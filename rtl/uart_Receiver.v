==> flow/design.v <==
`timescale 1ns/1ns
	module uart_Receiver(
		d_Clk,
		reset,
		rx,
		rx_Data,
		rx_Done);
		input				d_Clk;
		input				reset;
		input				rx;
		output		[7 : 0] rx_Data;
		output				rx_Done;
		parameter	[1 : 0]		IDLE = 2'b00,
								START = 2'b01,
								RECEIVE = 2'b10,
								STOP = 2'b11;
		reg			[1 : 0]		rx_State;	 
		reg			[7 : 0]		rx_Shift;	 
		reg			[3 : 0]		data_Cnt;	 
		reg			[3 : 0]		sample_Cnt;  
		always@(posedge d_Clk or negedge reset)
			if(~reset)
				begin
					rx_State <= IDLE;
					rx_Shift <= 1'b0;
					data_Cnt <= 1'b0;
					sample_Cnt <= 1'b0;
				end
			else 
				begin
					case(rx_State)
						IDLE:
							if(rx == 1'b0)
								begin
									rx_State <= START;
								end
							else
								begin
									rx_State <= rx_State;
								end
						START:
							if(sample_Cnt == 3'd7)
								begin
									rx_State <= RECEIVE;
									sample_Cnt <= 4'd0;
								end
							else if(rx == 1'b1)
								begin
									rx_State <= IDLE;
									sample_Cnt <= 1'b0;
								end
							else
								begin
									rx_State <= START;
									sample_Cnt <= sample_Cnt + 1'b1;
								end
						RECEIVE:
							if(sample_Cnt == 4'd15)
								begin
									rx_Shift <= {rx, rx_Shift[7 : 1]};
									if(data_Cnt == 3'd7)
										begin
											rx_State <= STOP;
											data_Cnt <= 1'b0;
											sample_Cnt <= 1'b0;
										end
									else 
										begin
											data_Cnt <= data_Cnt + 1'b1;
											sample_Cnt <= 1'b0;
										end
								end
							else
								begin
									sample_Cnt <= sample_Cnt + 1'b1;
									rx_State <= RECEIVE;
								end
						STOP:
							if(sample_Cnt == 4'd15)
								begin
									rx_State <= IDLE;
									sample_Cnt <= 1'b0;
								end
							else
								begin
									sample_Cnt <= sample_Cnt + 1'b1;
									rx_State <= STOP;
								end
					endcase
				end
		assign		rx_Done = (rx_State == STOP) ? 1'b1 : 1'b0;
		assign		rx_Data = (rx_State == STOP) ? rx_Shift : 1'b0;
	endmodule
======== Reports on uart_Receiver ========
The steps from the RTL of uart_Receiver to its reports follow in flow order.
Lines are those of the file above, counted from 1.
Operators: Yosys type, input widths -> output width; for muxes data width and select width s.
Library cell names are shortened.
A cell with n/a has no value.
set-up
  top module .............................. uart_Receiver
  clock ................................... d_Clk
  standard-cell library ................... sky130hd
  library corner .......................... tt_025C_1v80

======== Word level ========
Source: Yosys, flattened and elaborated, memories not mapped. Widths are those after wreduce. Registers that Yosys merges into a memory's read port (data or address) are not register bits. Print and check cells do not count. Equal cells are merged and count once.
bit counts
  flip-flop bits (word level) ............. 18
  bits of input ports ..................... 3
  output and inout bits ................... 9
  cells after elaboration ................. 34
cells by class
  add/subtract/negate cells ............... 2
  eq/ne operators ......................... 8
  multiplexer cells ....................... 14
  reduce/logical cells .................... 6
operators with widths
  operator             number
  $mux 4               4
  $mux 2               5
  $add 4x1->4 const B  2
  $eq 4x3->1 const B   2
  $pmux 4 s2           1
  $pmux 2 s4           1
  $mux 8               1
  $eq 2x2->1 const B   2
  $eq 4x4->1 const B   1
  $reduce_bool 4->1    1
  $ne 3x3->1 const B   1
  $reduce_and 3->1     1
  $reduce_bool 3->1    1
  $eq 2x1->1 const B   1
  $ne 2x2->1 const B   1
  $logic_not 2->1      1
  $reduce_and 2->1     1
  $reduce_or 2->1      1
  $mux 1               2

======== Depth ========
Depth = most cells in a row (Yosys ltp): at word level without a register or memory, in the mapped netlist without a sequential cell, where the memories' decode and read muxes count.
logic depth
  word-level depth ........................ 4
  ABC_AREA ................................ 0
  depth in mapped cells ................... 6
  depth with buffers taken out ............ 4

======== Netlist ========
The flow's flattened synthesis, as Yosys stat reports it; memories are mapped. The netlist is that of the ABC_AREA named above (0 if unset); the other value can give another one.
Totals and module areas in this step are rounded.
cells by type
  type      number  total area (µm²)
  dfrtp_1   19      475.456
  nand2_1   38      142.637
  and2_1    8       50.048
  dfstp_2   1       26.275
  ha_1      2       25.024
  o21ai_0   5       25.024
  buf_2     4       20.019
  nand3_1   3       15.014
  nand3b_1  2       15.014
  nor3_1    3       15.014
  a31oi_1   2       12.512
  buf_6     1       11.261
  nor2_1    3       11.261
  or3_4     1       11.261
  a21oi_1   2       10.01
  a311o_1   1       10.01
  o21ai_1   2       10.01
  a21oi_2   1       8.758
Other cell types: 14; their cells: 15.
synthesis totals
  buffers ................................. 7
  mapped cells ............................ 113
  flip-flops .............................. 20
  sequential part of the area ............. 502 µm²
  synthesis area .......................... 997 µm²

======== Worst setup path after synthesis ========
Source: OpenSTA report_checks on the synthesized netlist (no wires, ideal clock, input and output delay 20% of the period each), path of least setup slack; recovery checks are left aside. Register names are those of the netlist, which keeps one name where synthesis merged equal registers.
path after synthesis
  path kind ............................... register -> register
  start point ............................. register sample_Cnt[0]
  end point ............................... register data_Cnt[3]
  period .................................. 1.82 ns
  data required time ...................... 1.755 ns
  library setup time ...................... 0.065 ns
  stages on the path ...................... 6
  launch time at the first pin ............ 0.000 ns
  arrival time ............................ 1.337 ns
  slack ................................... 0.418 ns
  delay of the path ....................... 1.402 ns
  buffers on the path ..................... 1
  period reached after synthesis .......... 1.402 ns
"delay of the path" is the arrival time less input delay plus setup time.
"stages on the path": output pins that drive a net of the path, with the launching flip-flop's if there is one; two outputs of one cell count as two.
"period reached after synthesis" is the clock period less the worst setup slack; recovery checks do not enter. This is arithmetic on one report: input and output delays are still those of the set period (20% each).
The rows between start and end are the longest chain of elaborated cells between them; the timing report does not say that the signal goes this way. Where chains are equally long, one stands for them.
Each line given opens the expression or statement behind the cell; cells for indexed reads and writes are added by Yosys, which also makes memories of some case tables.
A register here has more assigning lines than the two given.
on the way, after synthesis
  cells stage by stage .................... dfrtp_1 > ha_1 > buf_2 > nand4_1 > or4_1 > nand2_1
  length of the longest elaborated chain .. 2
  elaborated cells on any way between the ends .. 2
  those cells by class .................... eq/ne: 1; reduce/logical: 1
ends and longest elaborated chain, after synthesis
  element           RTL line  text
  from (decl)       20        reg [3 : 0] sample_Cnt;
  from (assign)     55        sample_Cnt <= sample_Cnt + 1'b1;
  from (assign)     75        sample_Cnt <= sample_Cnt + 1'b1;
  $eq 4x4->1        58        if(sample_Cnt == 4'd15)
  $reduce_and 2->1  n/a
  to (assign)       64        data_Cnt <= 1'b0;
  to (assign)       69        data_Cnt <= data_Cnt + 1'b1;
  to (decl)         19        reg [3 : 0] data_Cnt;

======== Path in the finished layout ========
From the final timing report of stored run 1: the path of least setup slack in the routed layout; clock arrival at registers is part of the times.
path after layout
  path kind ............................... register -> register
  start point ............................. register rx_State
  end point ............................... register sample_Cnt[3]
  buffers on the path ..................... 2
  period .................................. 1.11 ns
  stages on the path ...................... 6
  library setup time ...................... 0.06 ns
  slack ................................... -0.37 ns
  data required time ...................... 1.30 ns
  arrival time ............................ 1.67 ns
  launch time at the first pin ............ 0.25 ns
An end named without its bit number is one bit of that signal or, where synthesis recoded a state register, one of its new flip-flops.
The rows between start and end are the longest chain of elaborated cells between them; the timing report does not say that the signal goes this way. Where chains are equally long, one stands for them.
A register here has more assigning lines than the two given.
on the way, after layout
  cells stage by stage .................... dfrtp_2 > buf_6 > buf_6 > or3_4 > a311o_1 > a21oi_2
  length of the longest elaborated chain .. 3
  elaborated cells on any way between the ends .. 6
  those cells by class .................... eq/ne: 3; mux: 1; reduce/logical: 2
ends and longest elaborated chain, after layout
  element          RTL line  text
  from (decl)      17        reg [1 : 0] rx_State;
  from (assign)    24        rx_State <= IDLE;
  from (assign)    39        rx_State <= rx_State;
  $eq 2x2->1       31        case(rx_State)
  $reduce_or 2->1  n/a
  $pmux 4 s2       31
  to (assign)      55        sample_Cnt <= sample_Cnt + 1'b1;
  to (assign)      75        sample_Cnt <= sample_Cnt + 1'b1;
  to (decl)        20        reg [3 : 0] sample_Cnt;

Stored flow runs of uart_Receiver (2 of them; Yosys, OpenROAD, sky130hd). They differ in their settings and are not a sequence. Constraints: input delay and output delay 20% of the set period each, output load 0.01 pF.
"achieved clock period" is the run's clock period less its worst setup slack. It is reckoned from that one timing run; input and output delays stay at 20% of the period that was set.
"allowed time less slack (worst setup path)" means the part of the period allowed to the worst setup path (the constraints hold back 20% at inputs and 20% at outputs) less its slack; where the path has registers, the arrival times of their clocks count too.
"power consumption" rests on the timing tool's default activity at the inputs, not on a simulated workload.
The results are shown rounded.

---- stored run 1 ----
settings
  period_ns = 1.11
  CORE_UTILIZATION = 36
  SETUP_SLACK_MARGIN = 0.27
  PLACE_DENSITY_LB_ADDON = 0.15
  CORE_ASPECT_RATIO = 1.6
  CORE_MARGIN = 5
  GPL_ROUTABILITY_DRIVEN = 1
  CTS_CLUSTER_SIZE = 49
  CAP_MARGIN = 20
  SLEW_MARGIN = 20
results
  chip area after synthesis (Yosys) ....... 997 µm²
  total die area .......................... 3950 µm²
  standard-cell area after routing ........ 1620 µm²
  utilization after routing ............... 59.8%
  worst setup slack after layout .......... -0.372 ns
  final setup TNS ......................... -5.60 ns
  power consumption ....................... 3.37 mW
  achieved clock period ................... 1.482 ns
  allowed time less slack (worst setup path) .. 1.48 ns
  type of the worst setup path ............ register -> register

---- stored run 2 ----
settings
  period_ns = 1.77
  SETUP_SLACK_MARGIN = 0.31
  CAP_MARGIN = 20
  CORE_MARGIN = 2
  CORE_UTILIZATION = 40
  SLEW_MARGIN = 20
results
  chip area after synthesis (Yosys) ....... 997 µm²
  total die area .......................... 2910 µm²
  standard-cell area after routing ........ 1290 µm²
  utilization after routing ............... 53.4%
  worst setup slack after layout .......... 0.257 ns
  final setup TNS ......................... 0.000 ns
  power consumption ....................... 1.68 mW
  achieved clock period ................... 1.513 ns
  allowed time less slack (worst setup path) .. 1.51 ns
  type of the worst setup path ............ register -> register
